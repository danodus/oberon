==> flow/design.v <==
module osd
#(
  parameter C_x_start = 128,
  parameter C_x_stop  = 383,
  parameter C_y_start = 128,
  parameter C_y_stop  = 383,
  parameter C_transparency = 1
)
(
  input  wire clk_pixel, clk_pixel_ena,
  input  wire [7:0] i_r,
  input  wire [7:0] i_g,
  input  wire [7:0] i_b,
  input  wire i_hsync, i_vsync, i_blank,
  input  wire i_osd_en,
  input  wire [7:0] i_osd_r,
  input  wire [7:0] i_osd_g,
  input  wire [7:0] i_osd_b,
  output wire [9:0] o_osd_x,
  output wire [9:0] o_osd_y,
  output wire [7:0] o_r,
  output wire [7:0] o_g,
  output wire [7:0] o_b,
  output wire o_hsync, o_vsync, o_blank
);
  reg osd_en, osd_xen, osd_yen;
  reg R_xcount_en, R_ycount_en;
  reg R_hsync_prev;
  reg [9:0] R_xcount, R_ycount;  
  reg [9:0] R_osd_x, R_osd_y;  
  always @(posedge clk_pixel)
  begin
    if(clk_pixel_ena)
    begin
      if(i_vsync)
      begin
        R_ycount <= 0;
        R_ycount_en <= 0;  
      end
      else
      begin
        if(i_blank == 1'b0)  
          R_ycount_en <= 1'b1;
        if(R_hsync_prev == 1'b0 && i_hsync == 1'b1)
        begin  
          R_xcount <= 0;
          R_xcount_en <= 0;
          if(R_ycount_en)
            R_ycount <= R_ycount + 1;
          if(R_ycount == C_y_start)
          begin
            osd_yen <= 1;
            R_osd_y <= 0;
          end
          if(osd_yen)
            R_osd_y <= R_osd_y + 1;
          if(R_ycount == C_y_stop)
          begin
            osd_yen <= 0;
          end
        end
        else
        begin
          if(i_blank == 1'b0)  
            R_xcount_en <= 1'b1;
          if(R_xcount_en)
            R_xcount <= R_xcount + 1;
          if(R_xcount == C_x_start)
          begin
            osd_xen <= 1;
            R_osd_x <= 0;
          end
          if(osd_xen)
            R_osd_x <= R_osd_x + 1;
          if(R_xcount == C_x_stop)
          begin
            osd_xen <= 0;
          end
        end
        R_hsync_prev <= i_hsync;
      end
      osd_en <= osd_xen & osd_yen;
    end
  end
  wire [7:0] S_osd_r, S_osd_g, S_osd_b;
  generate
    if(C_transparency)
    begin
      assign S_osd_r = {i_osd_r[7],i_osd_r[6:0]|i_r[7:1]};
      assign S_osd_g = {i_osd_g[7],i_osd_g[6:0]|i_g[7:1]};
      assign S_osd_b = {i_osd_b[7],i_osd_b[6:0]|i_b[7:1]};
    end
    else
    begin
      assign S_osd_r = i_osd_r;
      assign S_osd_g = i_osd_g;
      assign S_osd_b = i_osd_b;
    end
  endgenerate
  reg [7:0] R_vga_r, R_vga_g, R_vga_b;
  reg R_hsync, R_vsync, R_blank;
  always @(posedge clk_pixel)
  begin
    if(clk_pixel_ena)
    begin
      if(osd_en & i_osd_en)
      begin
        R_vga_r <= S_osd_r;
        R_vga_g <= S_osd_g;
        R_vga_b <= S_osd_b;
      end
      else
      begin
        R_vga_r <= i_r;
        R_vga_g <= i_g;
        R_vga_b <= i_b;
      end
      R_hsync <= i_hsync;
      R_vsync <= i_vsync;
      R_blank <= i_blank;
    end
  end
  assign o_osd_x = R_osd_x;
  assign o_osd_y = R_osd_y;
  assign o_r = R_vga_r;
  assign o_g = R_vga_g;
  assign o_b = R_vga_b;
  assign o_hsync = R_hsync;
  assign o_vsync = R_vsync;
  assign o_blank = R_blank;
endmodule
Reports on osd
Tool output for the design above, in the order of the flow.
Lines are those of the file above, counted from 1.
Operators carry their Yosys type and port widths (W data, S select, Z words).
Library cell names are shortened.
The mark n/a stands for no value.
- top module: osd
- clock: clk_pixel
- library: sky130hd
- corner: tt_025C_1v80

Word-level counts
Counts by Yosys on the flattened word-level netlist (proc, flatten, opt, wreduce; memories kept). Register bits leave out memories and registers merged into their read ports (data or address). Print and check cells are left out. Cells with the same type and inputs are merged into one.
- noted mux-type cells: 13
- noted eq/ne operators: 6
- bitwise gates (word level) at 8
- $add $sub $neg at 4
- reduce/logical cells: 17
- operators with widths (operator ; number):
    $mux W10 ; 7
    $add A10 B1 Y10 const B ; 4
    $mux W8 ; 3
    $or A7 B7 Y7 ; 3
    $eq A10 B8 Y1 const B ; 2
    $eq A10 B9 Y1 const B ; 2
    $reduce_and A4 Y1 ; 4
    $reduce_bool A2 Y1 ; 7
    $reduce_and A3 Y1 ; 3
    $reduce_and A2 Y1 ; 2
    $not A1 Y1 ; 3
    $mux W1 ; 3
    $and A1 B1 Y1 ; 2
    $ne A2 B1 Y1 const B ; 1
    $ne A2 B2 Y1 const B ; 1
    $logic_and A1 B1 Y1 ; 1
- output and inout port bits: 47
- register bits after elaboration: 73
- bits of input ports at 54
- elaborated cells: 64

Longest topological paths
Depth = most cells in a row (Yosys ltp): at word level without a register or memory, in the mapped netlist without a sequential cell, where the memories' decode and read muxes count.
- noted depth in word-level cells: 4
- noted ABC_AREA: 0
- noted depth in mapped cells: 5
- depth with buffers taken out: 5

After synthesis
The flow's flattened synthesis, as Yosys stat reports it; memories are mapped. The netlist is that of the ABC_AREA named above (0 if unset); the other value can give another one.
- cells by type (cell type ; number ; area in all (sq um)):
    edfxtp_1 ; 73 ; 2.19E+03
    nor2_1 ; 62 ; 232.723
    a21oi_1 ; 39 ; 195.187
    ha_1 ; 6 ; 75.072
    nand3_1 ; 14 ; 70.067
    nand2_1 ; 17 ; 63.811
    o31ai_1 ; 7 ; 52.55
    or4_1 ; 7 ; 52.55
    xnor2_1 ; 6 ; 52.55
    xor2_1 ; 6 ; 52.55
    inv_1 ; 12 ; 45.043
    or3_1 ; 7 ; 43.792
    o21ai_0 ; 8 ; 40.038
    mux2_2 ; 3 ; 33.782
    and2_1 ; 5 ; 31.28
    nand2b_1 ; 5 ; 31.28
    nand4_1 ; 5 ; 31.28
    mux2i_1 ; 3 ; 30.029
Not listed: further types 20, cells in them 31.
- noted buffer cells: 7
- mapped cells at 316
- noted flip-flops: 73
- noted area of sequential cells: 2192.1 sq um
- noted cell area after synthesis: 3544.6 sq um

Timing after synthesis
OpenSTA on the mapped netlist: ideal clock, no wires. The path of least setup slack (recovery checks aside). Input and output delay are each 20% of the period. Register names are those of the netlist, which keeps one name where synthesis merged equal registers.
- kind: register to register
- from: reg R_xcount[6]
- to: reg R_osd_x[0]
- path slack: 279 ps
- driving pins on the path at 4
- library setup time at 393 ps
- path buffers at 0
- arrival: 1768 ps
- data required time at 2047 ps
- noted period: 2440 ps
- delay of the path: 2161 ps
- time at the first pin at 0 ps
- noted synthesis period reached: 2161 ps
"delay of the path" = arrival - input delay + setup time.
"driving pins on the path" counts driving pins, that of a launching flip-flop among them; a cell with two outputs on the path counts twice.
"synthesis period reached" = period - worst setup slack (recovery checks aside). The figure is calculated, with input and output delays left at 20% of the set period.
Between the ends stands the longest chain of elaborated cells between them, by number of cells; it is not shown to be the way that was timed. Of several equally long chains one is given.
A line is the first line of the expression or statement that the cell stems from. Yosys adds cells for indexed reads and writes and turns some case tables into memories.
Only ways into the end's enable, where the timed path ends, are counted here.
- cell sequence: edfxtp_1 -> nor4b_1 -> nand4b_1 -> a211oi_1
- noted length of the longest elaborated chain: 3
- noted elaborated cells between the ends (all ways): 3
- RTL lines with such cells: 1
- classes of those cells: 1 x eq/ne; 2 x reduce/logical
- RTL lines, path after synthesis (element ; line ; RTL):
    start, declared ; 29 ; reg [9:0] R_xcount, R_ycount;
    start, assigned ; 46 ; R_xcount <= 0;
    start, assigned ; 67 ; R_xcount <= R_xcount + 1;
    $eq A10 B8 Y1 ; 68 ; if(R_xcount == C_x_start)
    $reduce_bool A2 Y1 ; n/a ;
    $reduce_and A4 Y1 ; n/a ;
    end, assigned ; 71 ; R_osd_x <= 0;
    end, assigned ; 74 ; R_osd_x <= R_osd_x + 1;
    end, declared ; 30 ; reg [9:0] R_osd_x, R_osd_y;

Worst path after layout
Path of least setup slack in the final report of entry A (OpenROAD, finished layout, wires in). Where an end is a register, its clock arrival counts in the times.
The path's times are printed in steps of 10 ps; the period is the one set.
- kind: register to register
- from: reg R_xcount[9]
- to: reg R_osd_x[9]
- driving pins on the path at 5
- arrival: 1730 ps
- library setup time at 280 ps
- noted period: 1690 ps
- path slack: 20 ps
- time at the first pin at 340 ps
- data required time at 1740 ps
- path buffers at 1
Between the ends stands the longest chain of elaborated cells between them, by number of cells; it is not shown to be the way that was timed. Of several equally long chains one is given.
Only ways into the end's enable, where the timed path ends, are counted here.
- cell sequence: edfxtp_1 -> nor4b_2 -> nand4b_1 -> a211oi_4 -> buf_6
- noted length of the longest elaborated chain: 3
- noted elaborated cells between the ends (all ways): 3
- RTL lines with such cells: 1
- classes of those cells: 1 x eq/ne; 2 x reduce/logical
- RTL lines, path after layout (element ; line ; RTL):
    start, declared ; 29 ; reg [9:0] R_xcount, R_ycount;
    start, assigned ; 46 ; R_xcount <= 0;
    start, assigned ; 67 ; R_xcount <= R_xcount + 1;
    $eq A10 B8 Y1 ; 68 ; if(R_xcount == C_x_start)
    $reduce_bool A2 Y1 ; n/a ;
    $reduce_and A4 Y1 ; n/a ;
    end, assigned ; 71 ; R_osd_x <= 0;
    end, assigned ; 74 ; R_osd_x <= R_osd_x + 1;
    end, declared ; 30 ; reg [9:0] R_osd_x, R_osd_y;

--- measured runs ---
Design osd on sky130hd. What follows are 2 stored runs of the flow, each under its own settings; their order means nothing. The constraints put input and output delay at 20% of the set period each and load the outputs with 0.01 pF.
"clock period achieved": clock period set for the run, less the worst setup slack. It is reckoned from that one timing run; input and output delays stay at 20% of the period that was set.
"allowed time less slack (worst setup path)" means the part of the period allowed to the worst setup path (the constraints hold back 20% at inputs and 20% at outputs) less its slack; where the path has registers, the arrival times of their clocks count too.
"total power after layout" is the tool's figure for a default switching activity; nothing was simulated.
"allowed time less slack (worst setup path)" is given in steps of 10 ps.

Entry A

==> flow/run.sh <==
#!/bin/bash
# the make line also repeats the synthesis and layout settings of config.mk as NAME=value (left out here)
make -C /OpenROAD-flow-scripts/flow DESIGN_CONFIG=/design/flow/config.mk WORK_HOME=/design/flow/orfs CLKGATE_MAP_FILE= finish
==> flow/config.mk <==
export PLATFORM = sky130hd
export DESIGN_NAME = osd
export DESIGN_NICKNAME = osd
export VERILOG_FILES = /design/flow/design.v
export SDC_FILE = /design/flow/constraint.sdc
export NUM_CORES = 4
export LEC_CHECK = 0
export CAP_MARGIN = 20
export CELL_PAD_IN_SITES_DETAIL_PLACEMENT = 1
export CORE_MARGIN = 8
export CORE_UTILIZATION = 21
export GPL_TIMING_DRIVEN = 0
export MIN_ROUTING_LAYER = met1
export PLACE_DENSITY_LB_ADDON = 0.14
export SLEW_MARGIN = 15
export TNS_END_PERCENT = 55
==> flow/constraint.sdc <==
create_clock -name core_clock -period 1.69 [get_ports {clk_pixel}]
set_input_delay 0.3380 -clock core_clock [delete_from_list [all_inputs] [get_ports {clk_pixel}]]
set_output_delay 0.3380 -clock core_clock [all_outputs]
set_load 0.01 [all_outputs]

Measured in entry A:
- utilization at 0.328
- sum of negative setup slack at 0 ps
- clock period achieved: 1674 ps
- noted the standard-cell area after layout: 5426.4 sq um
- noted the total power after layout: 4527 uW
- noted the allowed time less slack (worst setup path): 1670 ps
- critical path type: register to register
- setup slack of the worst path: 16 ps
- worst hold slack in the final report at 461 ps
- die outline area at 21292.6 sq um
- netlist area reported by Yosys at 3544.6 sq um

Entry B

==> flow/run.sh <==
#!/bin/bash
# the make line also repeats the synthesis and layout settings of config.mk as NAME=value (left out here)
make -C /OpenROAD-flow-scripts/flow DESIGN_CONFIG=/design/flow/config.mk WORK_HOME=/design/flow/orfs CLKGATE_MAP_FILE= finish
==> flow/config.mk <==
export PLATFORM = sky130hd
export DESIGN_NAME = osd
export DESIGN_NICKNAME = osd
export VERILOG_FILES = /design/flow/design.v
export SDC_FILE = /design/flow/constraint.sdc
export NUM_CORES = 4
export LEC_CHECK = 0
export CAP_MARGIN = 35
export CORE_ASPECT_RATIO = 1.08
export CORE_MARGIN = 2
export CORE_UTILIZATION = 27
export CTS_CLUSTER_DIAMETER = 188
export MAX_ROUTING_LAYER = met4
export PLACE_DENSITY_LB_ADDON = 0.03
export SETUP_SLACK_MARGIN = 0.14
export SLEW_MARGIN = 20
==> flow/constraint.sdc <==
create_clock -name core_clock -period 3.23 [get_ports {clk_pixel}]
set_input_delay 0.6460 -clock core_clock [delete_from_list [all_inputs] [get_ports {clk_pixel}]]
set_output_delay 0.6460 -clock core_clock [all_outputs]
set_load 0.01 [all_outputs]

Measured in entry B:
- utilization at 0.391
- sum of negative setup slack at 0 ps
- clock period achieved: 2020 ps
- noted the standard-cell area after layout: 5024.8 sq um
- noted the total power after layout: 2217 uW
- noted the allowed time less slack (worst setup path): 1370 ps
- critical path type: register to output
- setup slack of the worst path: 1210 ps
- worst hold slack in the final report at 636 ps
- die outline area at 14061.9 sq um
- netlist area reported by Yosys at 3544.6 sq um
--- end ---
