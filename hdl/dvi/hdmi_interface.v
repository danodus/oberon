==> flow/design.v <==
module hdmi_interface(
  input  wire pixel_clk,
  input  wire pixel_clk_x5,
  input  wire [7:0] red, green, blue,
  input  wire vde, hsync, vsync,
  output wire [3:0] gpdi_dp, gpdi_dn
);
  wire [9:0] TMDS_red, TMDS_green, TMDS_blue;
  TMDS_encoder encode_R(.clk(pixel_clk), .VD(red  ), .CD(2'b00)        , .VDE(vde), .TMDS(TMDS_red));
  TMDS_encoder encode_G(.clk(pixel_clk), .VD(green), .CD(2'b00)        , .VDE(vde), .TMDS(TMDS_green));
  TMDS_encoder encode_B(.clk(pixel_clk), .VD(blue ), .CD({vsync,hsync}), .VDE(vde), .TMDS(TMDS_blue));
  reg [2:0] ctr_mod5 = 0;
  reg shift_ld = 0;
  always @(posedge pixel_clk_x5)
  begin
    shift_ld <= (ctr_mod5==4'd4);
    ctr_mod5 <= (ctr_mod5==4'd4) ? 4'd0 : ctr_mod5 + 4'd1;
  end
  reg [9:0] shift_R = 0, shift_G = 0, shift_B = 0, shift_C = 0;
  always @(posedge pixel_clk_x5)
  begin
    shift_R <= shift_ld ? TMDS_red   : shift_R[9:2];
    shift_G <= shift_ld ? TMDS_green : shift_G[9:2];
    shift_B <= shift_ld ? TMDS_blue  : shift_B[9:2];	
    shift_C <= shift_ld ? 10'h3e0    : shift_C[9:2];
  end
  ODDRX1F ddr3p( .Q(gpdi_dp[3]), .SCLK(pixel_clk_x5), .D0(shift_C[0]),  .D1(shift_C[1]),  .RST(1'b0) );
  ODDRX1F ddr2p( .Q(gpdi_dp[2]), .SCLK(pixel_clk_x5), .D0(shift_R[0]),  .D1(shift_R[1]),  .RST(1'b0) );
  ODDRX1F ddr1p( .Q(gpdi_dp[1]), .SCLK(pixel_clk_x5), .D0(shift_G[0]),  .D1(shift_G[1]),  .RST(1'b0) );
  ODDRX1F ddr0p( .Q(gpdi_dp[0]), .SCLK(pixel_clk_x5), .D0(shift_B[0]),  .D1(shift_B[1]),  .RST(1'b0) );
  ODDRX1F ddr3n( .Q(gpdi_dn[3]), .SCLK(pixel_clk_x5), .D0(~shift_C[0]), .D1(~shift_C[1]), .RST(1'b0) );
  ODDRX1F ddr2n( .Q(gpdi_dn[2]), .SCLK(pixel_clk_x5), .D0(~shift_R[0]), .D1(~shift_R[1]), .RST(1'b0) );
  ODDRX1F ddr1n( .Q(gpdi_dn[1]), .SCLK(pixel_clk_x5), .D0(~shift_G[0]), .D1(~shift_G[1]), .RST(1'b0) );
  ODDRX1F ddr0n( .Q(gpdi_dn[0]), .SCLK(pixel_clk_x5), .D0(~shift_B[0]), .D1(~shift_B[1]), .RST(1'b0) );
endmodule
module TMDS_encoder(
  input clk,        
  input [7:0] VD,   
  input [1:0] CD,   
  input VDE,        
  output reg [9:0] TMDS = 0
);
  reg  [3:0] dc_bias = 0;
  wire [3:0] ones = VD[0] + VD[1] + VD[2] + VD[3] + VD[4] + VD[5] + VD[6] + VD[7];
  wire       XNOR = (ones>4'd4) || (ones==4'd4 && VD[0]==1'b0);
  wire [8:0] dw;
  assign dw[8] = ~XNOR;
  assign dw[7] = dw[6] ^ VD[7] ^ XNOR;
  assign dw[6] = dw[5] ^ VD[6] ^ XNOR;
  assign dw[5] = dw[4] ^ VD[5] ^ XNOR;
  assign dw[4] = dw[3] ^ VD[4] ^ XNOR;
  assign dw[3] = dw[2] ^ VD[3] ^ XNOR;
  assign dw[2] = dw[1] ^ VD[2] ^ XNOR;
  assign dw[1] = dw[0] ^ VD[1] ^ XNOR;
  assign dw[0] = VD[0];
  wire [3:0] dw_disp = dw[0] + dw[1] + dw[2] + dw[3] + dw[4] + dw[5] + dw[6] + dw[7] + 4'b1100;
  wire       sign_eq = (dw_disp[3] == dc_bias[3]);
  wire [3:0] delta  = dw_disp - ({dw[8] ^ ~sign_eq} & ~(dw_disp==0 || dc_bias==0));
  wire       inv_dw = (dw_disp==0 || dc_bias==0) ? ~dw[8] : sign_eq;
  wire [3:0] dc_bias_d = inv_dw ? dc_bias - delta : dc_bias + delta;
  wire [9:0] TMDS_data = { inv_dw, dw[8], dw[7:0] ^ {8{inv_dw}} };
  wire [9:0] TMDS_code = CD[1] ? (CD[0] ? 10'b1010101011 : 10'b0101010100)
                               : (CD[0] ? 10'b0010101011 : 10'b1101010100);
  always @(posedge clk) TMDS    <= VDE ? TMDS_data : TMDS_code;
  always @(posedge clk) dc_bias <= VDE ? dc_bias_d : 0;
endmodule
== Tool chain data of TMDS_encoder ==
What the tools print for TMDS_encoder, step after step.
Line numbers count from 1 in the design file above.
Cell names lack the library's common part.
A cell with - has no value.
Design
  top: TMDS_encoder
  clock: clk
  library: sky130hd
  timing corner: tt_025C_1v80

== Word level ==
Yosys after proc, flatten, opt, wreduce and memory -nomap, before mapping. Enables and synchronous resets that opt folds into registers are not counted as muxes. Memory bits, and registers merged into a memory's read port (data or address), are not among the register bits. Print and check cells are not counted.
Cells by class
  add/sub/neg operators: 18
  $mul: 0
  div/mod/pow operators: 0
  $lt $le $gt $ge: 1
  equal/unequal tests: 2
  shifts and indexed selects: 0
  multiplexer cells: 6
  bitwise gates (word level): 21
  reductions and logical operators: 6
Operators with widths (number)
  two-way mux 10 bit: 4
  adder 4 x 1 -> 4 bit: 8
  XOR 1 bit: 15
  adder 3 x 1 -> 4 bit: 2
  subtractor 4 bit: 2
  logical NOT 4 bit: 2
  XOR 8 bit: 1
  adder 2 x 1 -> 3 bit: 2
  adder 1 x 1 -> 2 bit: 2
  AND 1 x 4 -> 4 bit: 1
  inverter 1 -> 4 bit: 1
  greater-than comparator 4 x 3 -> 1 bit with constant B: 1
  == test 4 x 3 -> 1 bit with constant B: 1
  adder 4 bit: 1
  adder 4 bit with constant B: 1
  two-way mux 4 bit: 1
  logical OR 1 bit: 3
  inverter 1 bit: 3
  == test 1 bit: 1
  logical AND 1 bit: 1
  two-way mux 1 bit: 1
Storage and ports
  bits in registers: 14
  bits in latches: 0
  RAM bits: 0
  bits in read-only memories: 0
  clocked read ports x word width: 0
  memory cells: 0
  bits of input ports: 12
  output and inout bits: 10
  elaborated cells: 56

== Depth ==
Yosys ltp: most cells in a row. Word level: on the elaborated netlist, between registers, memories and ports. Mapped: between sequential cells and ports; inverters and the memories' decode and read muxes count.
Depth
  depth after elaboration: 32
  ABC_AREA: 0
  mapped depth: 31
  mapped depth without buffers: 31

== After synthesis ==
The flow's flattened synthesis, as Yosys stat reports it; memories are mapped. The netlist is that of the ABC_AREA named above (0 if unset); the other value can give another one.
Cell types
  dfxtp_1: number 14, area in all 280.269 um2
  fa_1: number 10, area in all 200.192 um2
  xnor2_1: number 18, area in all 157.651 um2
  ha_1: number 12, area in all 150.144 um2
  inv_1: number 25, area in all 93.84 um2
  xor2_1: number 7, area in all 61.309 um2
  a21oi_1: number 8, area in all 40.038 um2
  xnor2_4: number 1, area in all 27.526 um2
  nor2_1: number 7, area in all 26.275 um2
  o21ai_0: number 5, area in all 25.024 um2
  xnor3_2: number 1, area in all 23.773 um2
  xnor3_1: number 1, area in all 22.522 um2
  o22ai_4: number 1, area in all 20.019 um2
  nand2_1: number 5, area in all 18.768 um2
  xnor2_2: number 1, area in all 16.266 um2
  nor3b_1: number 2, area in all 15.014 um2
  o221ai_2: number 1, area in all 15.014 um2
  or2_2: number 2, area in all 12.512 um2
Not listed: further types 13, cells in them 14.
Mapped netlist
  mapped cells: 135
  chip area (Yosys): 1301.2 um2
  sequential part of the area: 280.3 um2
  flip-flop cells: 14
  buffer cells: 2

== Path before layout ==
OpenSTA on the mapped netlist: ideal clock, no wires. The path of least setup slack (recovery checks aside). Input and output delay are each 20% of the period. Register names are those of the netlist, which keeps one name where synthesis merged equal registers.
Timing after synthesis
  path kind: input to register
  start: input VD[0]
  end: register dc_bias[3]
  period: 11.3 ns
  input delay: 2.260 ns
  library setup time: 0.080 ns
  time at the first pin: 2.260 ns
  arrival time: 9.936 ns
  required time: 11.220 ns
  setup slack: 1.285 ns
  path delay: 7.756 ns
  stages on the path: 30
  buffers on the path: 0
  synthesis period reached: 10.015 ns
"path delay" = arrival - input delay + setup time.
"stages on the path" counts driving pins, that of a launching flip-flop among them; a cell with two outputs on the path counts twice.
"synthesis period reached" = period - worst setup slack (recovery checks aside). The figure is calculated, with input and output delays left at 20% of the set period.
Between the ends stands the longest chain of elaborated cells between them, by number of cells; it is not shown to be the way that was timed. Of several equally long chains one is given.
Each line given opens the expression or statement behind the cell; cells for indexed reads and writes are added by Yosys, which also makes memories of some case tables.
Between the ends, after synthesis
  cell sequence: inv_1 -> fa_1 -> fa_1 -> fa_1 -> inv_1 -> ha_1 -> fa_1 -> nor3b_1 -> o22ai_4 -> xnor2_1 -> fa_1 -> fa_1 -> inv_1 -> fa_1 -> ha_1 -> fa_1 -> xnor2_1 -> or3_1 -> nand2_1 -> mux2_2 -> nor2_1 -> ha_1 -> ha_1 -> xor2_1 -> ha_1 -> a21o_1 -> a21oi_1 -> xnor3_1 -> nand3_1 -> nor3b_1
  cells in the longest elaborated chain: 32
  elaborated cells on any way between the ends: 48
  classes of those cells: add/sub: 18; compare: 1; eq/ne: 2; mux: 2; logic: 20; reduce/logical: 5
Ends and longest elaborated chain, after synthesis
  from (decl): RTL line 38  | input [7:0] VD,
  adder 1 x 1 -> 2 bit: RTL line 44  | wire [3:0] ones = VD[0] + VD[1] + VD[2] + VD[3] + VD[4] + VD[5] + VD[6] + VD[7];
  adder 2 x 1 -> 3 bit: RTL line 44
  adder 3 x 1 -> 4 bit: RTL line 44
  adder 4 x 1 -> 4 bit (4 in a row): RTL line 44
  == test 4 x 3 -> 1 bit: RTL line 45  | wire       XNOR = (ones>4'd4) || (ones==4'd4 && VD[0]==1'b0);
  logical AND 1 bit: RTL line 45
  logical OR 1 bit: RTL line 45
  (+15 left out)
  == test 1 bit: RTL line 57  | wire       sign_eq = (dw_disp[3] == dc_bias[3]);
  inverter 1 bit: RTL line 58  | wire [3:0] delta  = dw_disp - ({dw[8] ^ ~sign_eq} & ~(dw_disp==0 || dc_bias==0));
  XOR 1 bit: RTL line 58
  AND 1 x 4 -> 4 bit: RTL line 58
  subtractor 4 bit: RTL line 58
  adder 4 bit: RTL line 60  | wire [3:0] dc_bias_d = inv_dw ? dc_bias - delta : dc_bias + delta;
  two-way mux 4 bit: RTL line 60
  to (assign): RTL line 65  | always @(posedge clk) dc_bias <= VDE ? dc_bias_d : 0;
  to (decl): RTL line 43  | reg  [3:0] dc_bias = 0;

== Path in the finished layout ==
From the final timing report of run A: the path of least setup slack in the routed layout; clock arrival at registers is part of the times.
Timing after layout
  path kind: input to register
  start: input VD[3]
  end: register dc_bias[3]
  period: 10.3 ns
  input delay: 2.06 ns
  library setup time: 0.07 ns
  time at the first pin: 2.06 ns
  arrival time: 9.84 ns
  required time: 10.47 ns
  setup slack: 0.62 ns
  stages on the path: 32
  buffers on the path: 3
Between the ends stands the longest chain of elaborated cells between them, by number of cells; it is not shown to be the way that was timed. Of several equally long chains one is given.
Between the ends, after layout
  cell sequence: dlymetal6s2s_1 -> inv_1 -> fa_1 -> fa_1 -> fa_1 -> inv_1 -> ha_2 -> fa_1 -> nor3b_2 -> buf_4 -> o22ai_4 -> xnor2_2 -> fa_1 -> fa_1 -> inv_1 -> fa_1 -> ha_2 -> fa_2 -> or3_4 -> nand2_1 -> mux2_2 -> nor2_1 -> ha_2 -> buf_4 -> ha_4 -> xor2_1 -> ha_1 -> a21o_1 -> a21oi_2 -> xnor3_1 -> nand3_1 -> nor3b_2
  cells in the longest elaborated chain: 30
  elaborated cells on any way between the ends: 44
  classes of those cells: add/sub: 16; compare: 1; eq/ne: 2; mux: 2; logic: 18; reduce/logical: 5
Ends and longest elaborated chain, after layout
  from (decl): RTL line 38  | input [7:0] VD,
  adder 3 x 1 -> 4 bit: RTL line 44  | wire [3:0] ones = VD[0] + VD[1] + VD[2] + VD[3] + VD[4] + VD[5] + VD[6] + VD[7];
  adder 4 x 1 -> 4 bit (4 in a row): RTL line 44
  == test 4 x 3 -> 1 bit: RTL line 45  | wire       XNOR = (ones>4'd4) || (ones==4'd4 && VD[0]==1'b0);
  logical AND 1 bit: RTL line 45
  logical OR 1 bit: RTL line 45
  XOR 1 bit: RTL line 54  | assign dw[1] = dw[0] ^ VD[1] ^ XNOR;
  XOR 1 bit (2 in a row): RTL line 53  | assign dw[2] = dw[1] ^ VD[2] ^ XNOR;
  (+12 left out)
  == test 1 bit: RTL line 57  | wire       sign_eq = (dw_disp[3] == dc_bias[3]);
  inverter 1 bit: RTL line 58  | wire [3:0] delta  = dw_disp - ({dw[8] ^ ~sign_eq} & ~(dw_disp==0 || dc_bias==0));
  XOR 1 bit: RTL line 58
  AND 1 x 4 -> 4 bit: RTL line 58
  subtractor 4 bit: RTL line 58
  adder 4 bit: RTL line 60  | wire [3:0] dc_bias_d = inv_dw ? dc_bias - delta : dc_bias + delta;
  two-way mux 4 bit: RTL line 60
  to (assign): RTL line 65  | always @(posedge clk) dc_bias <= VDE ? dc_bias_d : 0;
  to (decl): RTL line 43  | reg  [3:0] dc_bias = 0;

==> results <==
2 stored runs of TMDS_encoder in the flow (synthesis by Yosys, layout by OpenROAD, sky130hd cells), in arbitrary order. Constraints: input delay and output delay 20% of the set period each, output load 0.01 pF.
By "achieved clock period (ns)" is meant the clock period of the run minus its worst setup slack. This is arithmetic on one report: input and output delays are still those of the set period (20% each).
"worst setup path time (ns)": the worst setup path's part of the clock period (all of it between registers, 20% less for each end at a port) less its slack. A launch clock that arrives late makes it longer, a capture clock that arrives late makes it shorter.

Flow files of run A
==> flow/run.sh <==
#!/bin/bash
# the make line also repeats the synthesis and layout settings of config.mk as NAME=value (left out here)
make -C /OpenROAD-flow-scripts/flow DESIGN_CONFIG=/design/flow/config.mk WORK_HOME=/design/flow/orfs CLKGATE_MAP_FILE= finish
==> flow/config.mk <==
export PLATFORM = sky130hd
export DESIGN_NAME = TMDS_encoder
export DESIGN_NICKNAME = TMDS_encoder
export VERILOG_FILES = /design/flow/design.v
export SDC_FILE = /design/flow/constraint.sdc
export NUM_CORES = 4
export LEC_CHECK = 0
export CAP_MARGIN = 20
export CELL_PAD_IN_SITES_GLOBAL_PLACEMENT = 2
export CORE_ASPECT_RATIO = 0.67
export CORE_MARGIN = 2
export CORE_UTILIZATION = 40
export CTS_CLUSTER_DIAMETER = 139
export PLACE_DENSITY_LB_ADDON = 0.23
export SLEW_MARGIN = 0
==> flow/constraint.sdc <==
create_clock -name core_clock -period 10.3 [get_ports {clk}]
set_input_delay 2.0600 -clock core_clock [delete_from_list [all_inputs] [get_ports {clk}]]
set_output_delay 2.0600 -clock core_clock [all_outputs]
set_load 0.01 [all_outputs]

report of run A
yosys chip area after synthesis (um^2): 1301.2
finish__design__die__area: 3734.5
finish__design__instance__area__stdcell: 1835.5
finish__timing__setup__ws: 0.625
finish__timing__setup__tns: 0.000
finish__timing__hold__ws: 0.571
achieved clock period (ns): 9.675
worst setup path time (ns): 7.62
worst setup path kind: input to register

Flow files of run B
==> flow/run.sh <==
#!/bin/bash
# the make line also repeats the synthesis and layout settings of config.mk as NAME=value (left out here)
make -C /OpenROAD-flow-scripts/flow DESIGN_CONFIG=/design/flow/config.mk WORK_HOME=/design/flow/orfs CLKGATE_MAP_FILE= finish
==> flow/config.mk <==
export PLATFORM = sky130hd
export DESIGN_NAME = TMDS_encoder
export DESIGN_NICKNAME = TMDS_encoder
export VERILOG_FILES = /design/flow/design.v
export SDC_FILE = /design/flow/constraint.sdc
export NUM_CORES = 4
export LEC_CHECK = 0
export CAP_MARGIN = 20
export CORE_MARGIN = 2
export CORE_UTILIZATION = 40
export SLEW_MARGIN = 20
==> flow/constraint.sdc <==
create_clock -name core_clock -period 11.5 [get_ports {clk}]
set_input_delay 2.3000 -clock core_clock [delete_from_list [all_inputs] [get_ports {clk}]]
set_output_delay 2.3000 -clock core_clock [all_outputs]
set_load 0.01 [all_outputs]

report of run B
yosys chip area after synthesis (um^2): 1301.2
finish__design__die__area: 3725.3
finish__design__instance__area__stdcell: 1606.5
finish__timing__setup__ws: 0.684
finish__timing__setup__tns: 0.000
finish__timing__hold__ws: 0.573
achieved clock period (ns): 10.816
worst setup path time (ns): 8.52
worst setup path kind: input to register
